==> flow/design.v <==
module tmds_channel (
	clk_pixel,
	video_data,
	data_island_data,
	control_data,
	mode,
	tmds
);
	parameter [1:0] CN = 0;
	input wire clk_pixel;
	input wire [7:0] video_data;
	input wire [3:0] data_island_data;
	input wire [1:0] control_data;
	input wire [2:0] mode;  
	output reg [9:0] tmds = 10'b1101010100;
	reg signed [4:0] acc = 5'sd0;
	reg [8:0] q_m;
	reg [9:0] q_out;
	wire [9:0] video_coding;
	assign video_coding = q_out;
	reg [3:0] N1D;
	reg signed [4:0] N1q_m07;
	reg signed [4:0] N0q_m07;
	always @(*) begin
		N1D = video_data[0] + video_data[1] + video_data[2] + video_data[3] + video_data[4] + video_data[5] + video_data[6] + video_data[7];
		case (q_m[0] + q_m[1] + q_m[2] + q_m[3] + q_m[4] + q_m[5] + q_m[6] + q_m[7])
			4'b0000: N1q_m07 = 5'sd0;
			4'b0001: N1q_m07 = 5'sd1;
			4'b0010: N1q_m07 = 5'sd2;
			4'b0011: N1q_m07 = 5'sd3;
			4'b0100: N1q_m07 = 5'sd4;
			4'b0101: N1q_m07 = 5'sd5;
			4'b0110: N1q_m07 = 5'sd6;
			4'b0111: N1q_m07 = 5'sd7;
			4'b1000: N1q_m07 = 5'sd8;
			default: N1q_m07 = 5'sd0;
		endcase
		N0q_m07 = 5'sd8 - N1q_m07;
	end
	reg signed [4:0] acc_add;
	integer i;
	always @(*) begin
		if ((N1D > 4'd4) || ((N1D == 4'd4) && (video_data[0] == 1'd0))) begin
			q_m[0] = video_data[0];
			for (i = 0; i < 7; i = i + 1)
				q_m[i + 1] = q_m[i] ~^ video_data[i + 1];
			q_m[8] = 1'b0;
		end
		else begin
			q_m[0] = video_data[0];
			for (i = 0; i < 7; i = i + 1)
				q_m[i + 1] = q_m[i] ^ video_data[i + 1];
			q_m[8] = 1'b1;
		end
		if ((acc == 5'sd0) || (N1q_m07 == N0q_m07)) begin
			if (q_m[8]) begin
				acc_add = N1q_m07 - N0q_m07;
				q_out = {~q_m[8], q_m[8], q_m[7:0]};
			end
			else begin
				acc_add = N0q_m07 - N1q_m07;
				q_out = {~q_m[8], q_m[8], ~q_m[7:0]};
			end
		end
		else if (((acc > 5'sd0) && (N1q_m07 > N0q_m07)) || ((acc < 5'sd0) && (N1q_m07 < N0q_m07))) begin
			q_out = {1'b1, q_m[8], ~q_m[7:0]};
			acc_add = (N0q_m07 - N1q_m07) + (q_m[8] ? 5'sd2 : 5'sd0);
		end
		else begin
			q_out = {1'b0, q_m[8], q_m[7:0]};
			acc_add = (N1q_m07 - N0q_m07) - (~q_m[8] ? 5'sd2 : 5'sd0);
		end
	end
	always @(posedge clk_pixel) acc <= (mode != 3'd1 ? 5'sd0 : acc + acc_add);
	reg [9:0] control_coding;
	always @(*)
	begin
		case (control_data)
			2'b00: control_coding = 10'b1101010100;
			2'b01: control_coding = 10'b0010101011;
			2'b10: control_coding = 10'b0101010100;
			2'b11: control_coding = 10'b1010101011;
		endcase
	end
	reg [9:0] terc4_coding;
	always @(*)
	begin
		case (data_island_data)
			4'b0000: terc4_coding = 10'b1010011100;
			4'b0001: terc4_coding = 10'b1001100011;
			4'b0010: terc4_coding = 10'b1011100100;
			4'b0011: terc4_coding = 10'b1011100010;
			4'b0100: terc4_coding = 10'b0101110001;
			4'b0101: terc4_coding = 10'b0100011110;
			4'b0110: terc4_coding = 10'b0110001110;
			4'b0111: terc4_coding = 10'b0100111100;
			4'b1000: terc4_coding = 10'b1011001100;
			4'b1001: terc4_coding = 10'b0100111001;
			4'b1010: terc4_coding = 10'b0110011100;
			4'b1011: terc4_coding = 10'b1011000110;
			4'b1100: terc4_coding = 10'b1010001110;
			4'b1101: terc4_coding = 10'b1001110001;
			4'b1110: terc4_coding = 10'b0101100011;
			4'b1111: terc4_coding = 10'b1011000011;
		endcase
	end
	wire [9:0] video_guard_band;
	generate
		if ((CN == 0) || (CN == 2)) begin : genblk1
			assign video_guard_band = 10'b1011001100;
		end
		else begin : genblk1
			assign video_guard_band = 10'b0100110011;
		end
	endgenerate
	wire [9:0] data_guard_band;
	generate
		if ((CN == 1) || (CN == 2)) begin : genblk2
			assign data_guard_band = 10'b0100110011;
		end
		else begin : genblk2
			assign data_guard_band = (control_data == 2'b00 ? 10'b1010001110 : (control_data == 2'b01 ? 10'b1001110001 : (control_data == 2'b10 ? 10'b0101100011 : 10'b1011000011)));
		end
	endgenerate
	always @(posedge clk_pixel)
	begin
		case (mode)
			3'd0: tmds <= control_coding;
			3'd1: tmds <= video_coding;
			3'd2: tmds <= video_guard_band;
			3'd3: tmds <= terc4_coding;
			3'd4: tmds <= data_guard_band;
		endcase
	end
endmodule
Tool chain data of tmds_channel. What the tools print for tmds_channel, step after step. Line numbers count from 1 in the design file above. Cell names lack the library's common part. Not given: -

Design top: tmds_channel. Clock input: clk_pixel. Cell library: sky130hd. Corner: tt_025C_1v80.

Elaborated design. Counts by Yosys on the flattened word-level netlist (proc, flatten, opt, wreduce; memories kept). Register bits leave out memories and registers merged into their read ports (data or address). Print and check cells are left out. Cells with the same type and inputs are merged into one. Memory sizes are those after Yosys's memory passes, which may raise the word count (mostly to a power of two), join words into wider ones and drop unused or constant bits.

The figure for equal/unequal tests is 10. The entry for add/sub/neg operators reads 20. For bitwise gates (word level) the number is 16. Under multiplexer cells stands 21. The figure for reduce/logical cells is 10. For $lt $le $gt $ge the number is 5.

Operators by type and width (number): two-way mux 10 bit (6); parallel mux 10 bit (select 5 bit) (1); parallel mux 10 bit (select 4 bit) (1); adder 4 x 1 -> 4 bit (8); two-way mux 5 bit (3); subtractor 5 bit (2); adder 3 x 1 -> 4 bit (2); inverter 8 bit (1); two-way mux 1 bit (8); bitwise XNOR 1 bit (7); bitwise XOR 1 bit (7); adder 2 x 1 -> 3 bit (2); equality test 3 x 2 -> 1 bit with constant B (2); greater-than comparator 5 x 1 -> 1 bit with constant B (1); less-than comparator 5 x 1 -> 1 bit with constant B (1); adder 5 x 3 -> 5 bit (1); subtractor 5 x 3 -> 5 bit (1); adder 5 bit (1); subtractor 5 bit with constant A (1); greater-than comparator 5 bit (1); less-than comparator 5 bit (1); equality test 5 bit (1); logical NOT 5 bit (1); nonzero test 5 bit (1); adder 1 x 1 -> 2 bit (2); equality test 2 bit with constant B (2); greater-than comparator 4 x 3 -> 1 bit with constant B (1); equality test 4 x 3 -> 1 bit with constant B (1).

Not listed: further kinds 10, cells in them 15.

The entry for output and inout port bits reads 10. The figure for bits of input ports is 18. For register bits the number is 15. Under ROM bits stands 224. Word-level cells: 86. For memory cells the number is 2.

Memories: (name not given) (depth 16, bits a word 10, rd ports 1, write ports 0, line 88) `case (data_island_data)`; (name not given) (depth 16, bits a word 4, rd ports 1, write ports 0, line 26) `case (q_m[0] + q_m[1] + q_m[2] + q_m[3] + q_m[4] + q_m[5] + q_m[6] + q_m[7])`.

Depth. Longest topological path by Yosys (ltp), each cell counted once; first at word level (registers and memories cut), then after technology mapping (sequential cells cut; the memories' decode and read muxes count).

Under depth after elaboration stands 18. The entry for ABC_AREA reads 0. Under mapped depth stands 36. The figure for gate-level depth less buffers is 32.

Netlist. Yosys stat after the flow's synthesis: flattened, memories mapped to cells. It holds for the ABC_AREA given above (unset counts as 0); a run with the other value may have another netlist. Totals and module areas in this step are rounded.

Under cells in the netlist stands 317. For mapped area the number is 2550 µm². The entry for buffer cells reads 18. Under mapped flip-flops stands 14. Under area of sequential cells stands 380 µm².

Cell types: ha_1 (number 29, area in all 362.848 µm²); edfxtp_1 (number 10, area in all 300.288 µm²); fa_1 (number 9, area in all 180.173 µm²); a21oi_1 (number 26, area in all 130.125 µm²); xnor2_1 (number 13, area in all 113.859 µm²); nor2_1 (number 25, area in all 93.84 µm²); inv_1 (number 23, area in all 86.333 µm²); nand2_1 (number 23, area in all 86.333 µm²); xnor2_2 (number 5, area in all 81.328 µm²); dfxtp_1 (number 4, area in all 80.077 µm²); xor2_1 (number 8, area in all 70.067 µm²); o21ai_0 (number 13, area in all 65.062 µm²); nor3_1 (number 12, area in all 60.058 µm²); nand2b_1 (number 8, area in all 50.048 µm²); a211oi_1 (number 6, area in all 45.043 µm²); clkbuf_1 (number 12, area in all 45.043 µm²); nor2b_1 (number 7, area in all 43.792 µm²); nand3_1 (number 7, area in all 35.034 µm²).

Other cell types: 45; their cells: 77.

Worst setup path after synthesis. Source: OpenSTA report_checks on the synthesized netlist (no wires, ideal clock, input and output delay 20% of the period each), path of least setup slack; recovery checks are left aside. Register names are those of the netlist, which keeps one name where synthesis merged equal registers.

Path kind: input-to-reg. Start: input port video_data[0]. End: register acc[4]. For time at the first pin the number is 2.500 ns. Stages: 36. For data required time the number is 12.370 ns. Under setup slack stands 1.310 ns. The entry for buffers on the path reads 4. The entry for external input delay reads 2.500 ns. The entry for delay of the path reads 8.690 ns. The entry for library setup time reads 0.130 ns. Under period stands 12.5 ns. For arrival time the number is 11.060 ns. For synthesis period reached the number is 11.19 ns.

"delay of the path" is the arrival time less input delay plus setup time. "stages": output pins that drive a net of the path, with the launching flip-flop's if there is one; two outputs of one cell count as two. "synthesis period reached" is the clock period less the worst setup slack; recovery checks do not enter. This is arithmetic on one report: input and output delays are still those of the set period (20% each). Between the ends stands the longest chain of elaborated cells between them, by number of cells; it is not shown to be the way that was timed. Of several equally long chains one is given. A line is the first line of the expression or statement that the cell stems from. Yosys adds cells for indexed reads and writes and turns some case tables into memories. The chain passes a memory read, where the word-level depth is cut; so it can be longer than that depth.

Cell sequence: inv_1 -> fa_1 -> fa_1 -> fa_1 -> inv_1 -> ha_1 -> fa_1 -> nor3b_1 -> o211ai_1 -> nand2_1 -> clkbuf_1 -> xnor2_1 -> fa_1 -> fa_1 -> fa_1 -> ha_1 -> inv_1 -> fa_1 -> buf_4 -> xnor2_2 -> nand2_1 -> ha_1 -> clkbuf_1 -> nor2b_1 -> mux2i_1 -> o32ai_1 -> buf_2 -> o31ai_1 -> a21oi_1 -> a31oi_1 -> ha_1 -> a21o_1 -> a21oi_1 -> xnor2_1 -> o21ai_0 -> nor3b_1. The entry for length of the longest elaborated chain reads 26. For elaborated cells on any way between the ends the number is 59. Classes of those cells: add/sub: 20; compare: 3; eq/ne: 2; mux: 12; logic: 15; reduce/logical: 6; memory: 1.

RTL lines, path after synthesis: start, declared (line 11) `input wire [7:0] video_data;`; adder 1 x 1 -> 2 bit (line 25) `N1D = video_data[0] + video_data[1] + video_data[2] + video_data[3] + video_data[4] + video_data[5] + video_da ...`; adder 2 x 1 -> 3 bit (line 25); adder 3 x 1 -> 4 bit (line 25); adder 4 x 1 -> 4 bit x4 (line 25); equality test 4 x 3 -> 1 bit (line 43) `if ((N1D > 4'd4) || ((N1D == 4'd4) && (video_data[0] == 1'd0))) begin`; logical AND 1 bit (line 43); logical OR 1 bit (line 43); [9 not listed]; subtractor 5 bit (line 38) `N0q_m07 = 5'sd8 - N1q_m07;`; greater-than comparator 5 bit (line 65) `else if (((acc > 5'sd0) && (N1q_m07 > N0q_m07)) || ((acc < 5'sd0) && (N1q_m07 < N0q_m07))) begin`; logical AND 1 bit (line 65); logical OR 1 bit (line 65); two-way mux 5 bit (line 65); two-way mux 5 bit (line 55) `if ((acc == 5'sd0) || (N1q_m07 == N0q_m07)) begin`; adder 5 bit (line 74) `always @(posedge clk_pixel) acc <= (mode != 3'd1 ? 5'sd0 : acc + acc_add);`; end, assigned (line 74); end, declared (line 16) `reg signed [4:0] acc = 5'sd0;`.

Path in the finished layout. Path of least setup slack in the final report of flow run B (OpenROAD, finished layout, wires in). Where an end is a register, its clock arrival counts in the times.

Path kind: input-to-reg. Start: input port video_data[1]. End: register acc[4]. For data required time the number is 9.35 ns. The entry for buffers on the path reads 4. The entry for external input delay reads 1.85 ns. For time at the first pin the number is 1.85 ns. The entry for library setup time reads 0.13 ns. Stages: 36. For arrival time the number is 10.04 ns. Under period stands 9.23 ns. Under setup slack stands -0.70 ns.

Between the ends stands the longest chain of elaborated cells between them, by number of cells; it is not shown to be the way that was timed. Of several equally long chains one is given. The chain passes a memory read, where the word-level depth is cut; so it can be longer than that depth.

Cell sequence: buf_8 -> inv_4 -> fa_1 -> fa_1 -> fa_1 -> inv_2 -> ha_4 -> fa_1 -> nor3b_2 -> o211ai_1 -> nand2_2 -> clkbuf_16 -> xnor2_4 -> fa_1 -> fa_1 -> fa_1 -> ha_2 -> inv_2 -> fa_2 -> buf_8 -> nand2b_4 -> nand2_4 -> ha_4 -> inv_4 -> a211o_1 -> a311o_1 -> o211ai_4 -> buf_6 -> xor2_1 -> a21oi_1 -> ha_2 -> a21o_1 -> a21oi_2 -> xnor2_1 -> o21ai_1 -> nor3b_2. The entry for length of the longest elaborated chain reads 26. For elaborated cells on any way between the ends the number is 58. Classes of those cells: add/sub: 20; compare: 3; eq/ne: 2; mux: 12; logic: 14; reduce/logical: 6; memory: 1.

RTL lines, path post-layout: start, declared (line 11) `input wire [7:0] video_data;`; adder 1 x 1 -> 2 bit (line 25) `N1D = video_data[0] + video_data[1] + video_data[2] + video_data[3] + video_data[4] + video_data[5] + video_da ...`; adder 2 x 1 -> 3 bit (line 25); adder 3 x 1 -> 4 bit (line 25); adder 4 x 1 -> 4 bit x4 (line 25); equality test 4 x 3 -> 1 bit (line 43) `if ((N1D > 4'd4) || ((N1D == 4'd4) && (video_data[0] == 1'd0))) begin`; logical AND 1 bit (line 43); logical OR 1 bit (line 43); [9 not listed]; subtractor 5 bit (line 38) `N0q_m07 = 5'sd8 - N1q_m07;`; greater-than comparator 5 bit (line 65) `else if (((acc > 5'sd0) && (N1q_m07 > N0q_m07)) || ((acc < 5'sd0) && (N1q_m07 < N0q_m07))) begin`; logical AND 1 bit (line 65); logical OR 1 bit (line 65); two-way mux 5 bit (line 65); two-way mux 5 bit (line 55) `if ((acc == 5'sd0) || (N1q_m07 == N0q_m07)) begin`; adder 5 bit (line 74) `always @(posedge clk_pixel) acc <= (mode != 3'd1 ? 5'sd0 : acc + acc_add);`; end, assigned (line 74); end, declared (line 16) `reg signed [4:0] acc = 5'sd0;`.

Measured data: module tmds_channel, platform sky130hd, 2 stored runs of the flow under differing settings, order arbitrary. Input and output delays are each 20% of the period that was set; the output load is 0.01 pF. Measured values are rounded.

Flow run A has these settings: period_ns 21.7; CORE_UTILIZATION 53; SETUP_SLACK_MARGIN -0.41; PLACE_DENSITY_LB_ADDON 0.03; HOLD_SLACK_MARGIN 0.27; CORE_MARGIN 7; CELL_PAD_IN_SITES_GLOBAL_PLACEMENT 2; CELL_PAD_IN_SITES_DETAIL_PLACEMENT 1; MAX_ROUTING_LAYER met4; CAP_MARGIN 20; SLEW_MARGIN 20. Outcome: no results, placement failed with FLW-0024.

Flow run B has these settings: period_ns 9.23; CORE_UTILIZATION 28; SETUP_SLACK_MARGIN 2.57; PLACE_DENSITY 0.43; CORE_MARGIN 8; CELL_PAD_IN_SITES_GLOBAL_PLACEMENT 0; CELL_PAD_IN_SITES_DETAIL_PLACEMENT 1; TNS_END_PERCENT 65; GPL_TIMING_DRIVEN 0; GPL_ROUTABILITY_DRIVEN 1; CAP_MARGIN 20; SLEW_MARGIN 20. The post-synthesis cell area reads 2550 µm². The area of the die is 12400 µm². For the standard-cell area after routing the run shows 3620 µm². For the worst setup slack after layout the run shows -0.699 ns. The post-route setup TNS is -5.05 ns. The worst hold slack after layout comes to 0.658 ns.
