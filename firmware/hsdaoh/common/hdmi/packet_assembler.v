==> flow/design.v <==
module packet_assembler (
	clk_pixel,
	reset,
	data_island_period,
	header,  
	sub,
	packet_data,  
	counter
);
	input wire clk_pixel;
	input wire reset;
	input wire data_island_period;
	input wire [23:0] header;
	input wire [223:0] sub;
	output wire [8:0] packet_data;
	output reg [4:0] counter = 5'd0;
	always @(posedge clk_pixel)
	begin
		if (reset)
			counter <= 5'd0;
		else if (data_island_period)
			counter <= counter + 5'd1;
	end
	wire [5:0] counter_t2 = {counter, 1'b0};
	wire [5:0] counter_t2_p1 = {counter, 1'b1};
	reg [39:0] parity = 40'h0000000000;
	wire [63:0] bch [3:0];
	assign bch[0] = {parity[0+:8], sub[0+:56]};
	assign bch[1] = {parity[8+:8], sub[56+:56]};
	assign bch[2] = {parity[16+:8], sub[112+:56]};
	assign bch[3] = {parity[24+:8], sub[168+:56]};
	wire [31:0] bch4 = {parity[32+:8], header};
	assign packet_data = {bch[3][counter_t2_p1], bch[2][counter_t2_p1], bch[1][counter_t2_p1], bch[0][counter_t2_p1], bch[3][counter_t2], bch[2][counter_t2], bch[1][counter_t2], bch[0][counter_t2], bch4[counter]};
	function automatic [7:0] next_ecc;
		input [7:0] ecc, next_bch_bit;
	begin
		next_ecc = (ecc >> 1) ^ (ecc[0] ^ next_bch_bit ? 8'b10000011 : 8'd0);
	end
	endfunction
	wire [7:0] parity_next [4:0];
	wire [31:0] parity_next_next;
	genvar i;
	generate
		for (i = 0; i < 5; i = i + 1) begin : parity_calc
			if (i == 4) begin : genblk1
				assign parity_next[i] = next_ecc(parity[i * 8+:8], header[counter]);
			end
			else begin : genblk1
				assign parity_next[i] = next_ecc(parity[i * 8+:8], sub[(i * 56) + counter_t2]);
				assign parity_next_next[i * 8+:8] = next_ecc(parity_next[i], sub[(i * 56) + counter_t2_p1]);
			end
		end
	endgenerate
	always @(posedge clk_pixel)
	begin
		if (reset)
			parity <= 40'h0000000000;
		else if (data_island_period) begin
			if (counter < 5'd28) begin   
				parity[0+:32] <= parity_next_next;
				if (counter < 5'd24)   
					parity[32+:8] <= parity_next[4];
			end
			else if (counter == 5'd31)
				parity <= 40'h0000000000;  
		end
		else
			parity <= 40'h0000000000;
	end
endmodule
## Step by step through the tools: packet_assembler

Tool output for the design above, in the order of the flow.
Lines are those of the file above, counted from 1.
Cell names lack the library's common part.
A cell with -- has no value.

| set-up | value |
|---|---|
| top | packet_assembler |
| clock | clk_pixel |
| library | sky130hd |
| corner | tt_025C_1v80 |

## Word-level counts

Counts by Yosys on the flattened word-level netlist (proc, flatten, opt, wreduce). Print and check cells are left out. Cells with the same type and inputs are merged into one.

| operators by class | value |
|---|---|
| $add $sub $neg | 7 |
| bitwise gates (word level) | 19 |
| shift operators | 18 |
| multiplexer cells | 14 |
| reductions and logical operators | 12 |
| equality and inequality tests | 2 |
| $lt $le $gt $ge | 2 |

Operator list:

| operator | count |
|---|---|
| variable part select 64 x 6 -> 1 bit | 8 |
| variable part select 224 x 10 -> 1 bit | 2 |
| variable part select 224 x 7 -> 1 bit | 2 |
| variable part select 224 x 8 -> 1 bit | 2 |
| variable part select 224 x 9 -> 1 bit | 2 |
| 2-to-1 mux 8 bit | 12 |
| bitwise XOR 7 x 8 -> 8 bit | 9 |
| nonzero test 8 bit | 9 |
| 2-to-1 mux 32 bit | 2 |
| variable part select 32 x 5 -> 1 bit | 1 |
| variable part select 24 x 5 -> 1 bit | 1 |
| adder 8 x 6 -> 9 bit (first input constant) | 2 |
| adder 7 x 6 -> 8 bit (first input constant) | 2 |
| adder 6 x 6 -> 7 bit (first input constant) | 2 |
| < comparator 5 bit (second input constant) | 2 |
| bitwise XOR 1 bit | 9 |
| adder 5 x 1 -> 5 bit (second input constant) | 1 |
| == test 5 bit (second input constant) | 1 |
| != test 2 x 1 -> 1 bit (second input constant) | 1 |
| AND reduction 2 bit | 1 |
| nonzero test 2 bit | 1 |
| OR reduction 2 bit | 1 |
| inverter 1 bit | 1 |

| word-level totals | value |
|---|---|
| flip-flop bits (word level) | 45 |
| output and inout port bits | 14 |
| bits of input ports | 251 |

## Longest topological paths

Depth = most cells in a row (Yosys ltp): at word level without a register or memory, in the mapped netlist without a sequential cell, where the memories' decode and read muxes count.

| depth | value |
|---|---|
| word-level depth | 11 |
| ABC_AREA | 0 |
| depth in mapped cells | 11 |
| depth with buffers taken out | 8 |

## Synthesis result

Yosys stat after the flow's synthesis: flattened, memories mapped to cells. It holds for the ABC_AREA given above (unset counts as 0); a run with the other value may have another netlist.
Totals and module areas in this step are rounded.

Cell types:

| cell | count |
|---|---|
| dfxtp_1 | 45 |
| mux4_2 | 39 |
| mux2i_1 | 56 |
| mux4_1 | 8 |
| a21oi_1 | 37 |
| and3_1 | 27 |
| nor2_1 | 43 |
| a22oi_1 | 21 |
| xnor2_1 | 16 |
| nand2_1 | 28 |
| xor2_1 | 11 |
| a211oi_1 | 12 |
| buf_12 | 4 |
| a221oi_2 | 5 |
| buf_6 | 6 |
| clkbuf_1 | 17 |
| mux2_2 | 5 |
| o221ai_1 | 6 |

Other cell types: 35; their cells: 77.

| synthesis totals | value |
|---|---|
| mapped cells | 463 |
| buffers | 42 |
| sequential area | 900.9 um2 |
| mapped flip-flops | 45 |
| chip area (Yosys) | 4607 um2 |

## Timing after synthesis

OpenSTA on the mapped netlist: ideal clock, no wires. The path of least setup slack (recovery checks aside). Input and output delay are each 20% of the period. Register names are those of the netlist, which keeps one name where synthesis merged equal registers.

| path post-synthesis | value |
|---|---|
| kind | flip-flop to output port |
| start point | register counter[0] |
| end point | output packet_data[0] |
| arrival time | 2069 ps |
| stages on the path | 8 |
| delay of the path | 2069 ps |
| setup slack | 523 ps |
| time at the first pin | 0 ps |
| period | 3240 ps |
| period reached after synthesis | 2717 ps |

"delay of the path" is the arrival time less input delay plus setup time.
A path that ends at an output port has no setup time.
"stages on the path" counts driving pins, that of a launching flip-flop among them; a cell with two outputs on the path counts twice.
"period reached after synthesis" = period - worst setup slack (recovery checks aside). The figure is calculated, with input and output delays left at 20% of the set period.
Between the ends stands the longest chain of elaborated cells between them, by number of cells; it is not shown to be the way that was timed. Of several equally long chains one is given.
A line is the first line of the expression or statement that the cell stems from. Yosys adds cells for indexed reads and writes and turns some case tables into memories.

| on the way, post-synthesis | value |
|---|---|
| cells stage by stage | dfxtp_1 > buf_6 > buf_2 > buf_4 > buf_2 > mux4_2 > mux2i_1 > o21bai_1 |
| length of the longest elaborated chain | 1 |
| elaborated cells on any way between the ends | 1 |
| classes of those cells | 1 x shift |

Ends and longest elaborated chain, post-synthesis:

| what | RTL line | source |
|---|---|---|
| start: declaration | 16 | `output reg [4:0] counter = 5'd0;` |
| start: assignment | 20 | `counter <= 5'd0;` |
| start: assignment | 22 | `counter <= counter + 5'd1;` |
| variable part select 32 x 5 -> 1 bit | 33 | `assign packet_data = {bch[3][counter_t2_p1], bch[2][counter_t2_p1], bch[1][counter_t2_p1], bch[0][counter_t2_p ...` |
| end: declaration | 15 | `output wire [8:0] packet_data;` |

Memo
Re: implementation data of packet_assembler

module packet_assembler, platform sky130hd, 2 stored runs of the flow under differing settings, order arbitrary. Input and output delays are each 20% of the period that was set; the output load is 0.01 pF.

#### Run 1

| setting | value |
|---|---|
| period_ns | `3.2` |
| CORE_UTILIZATION | `61` |
| SETUP_SLACK_MARGIN | `-0.28` |
| PLACE_DENSITY_LB_ADDON | `0.14` |
| CORE_ASPECT_RATIO | `1.44` |
| CORE_MARGIN | `10` |
| CELL_PAD_IN_SITES_DETAIL_PLACEMENT | `1` |
| CAP_MARGIN | `10` |
| SLEW_MARGIN | `30` |
| MIN_ROUTING_LAYER | `met1` |
| MAX_ROUTING_LAYER | `met5` |

Stopped before the end: placement reported FLW-0024.

#### Run 2

| setting | value |
|---|---|
| period_ns | `2.93` |
| CORE_UTILIZATION | `52` |
| SETUP_SLACK_MARGIN | `0.51` |
| PLACE_DENSITY_LB_ADDON | `0.09` |
| CORE_MARGIN | `10` |
| CELL_PAD_IN_SITES_GLOBAL_PLACEMENT | `1` |
| CELL_PAD_IN_SITES_DETAIL_PLACEMENT | `1` |
| TNS_END_PERCENT | `30` |
| ABC_AREA | `0` |
| GPL_ROUTABILITY_DRIVEN | `1` |
| CTS_CLUSTER_SIZE | `12` |
| SLEW_MARGIN | `35` |
| MIN_ROUTING_LAYER | `met2` |
| MAX_ROUTING_LAYER | `met5` |
| CAP_MARGIN | `20` |

Stopped before the end: placement reported FLW-0024.
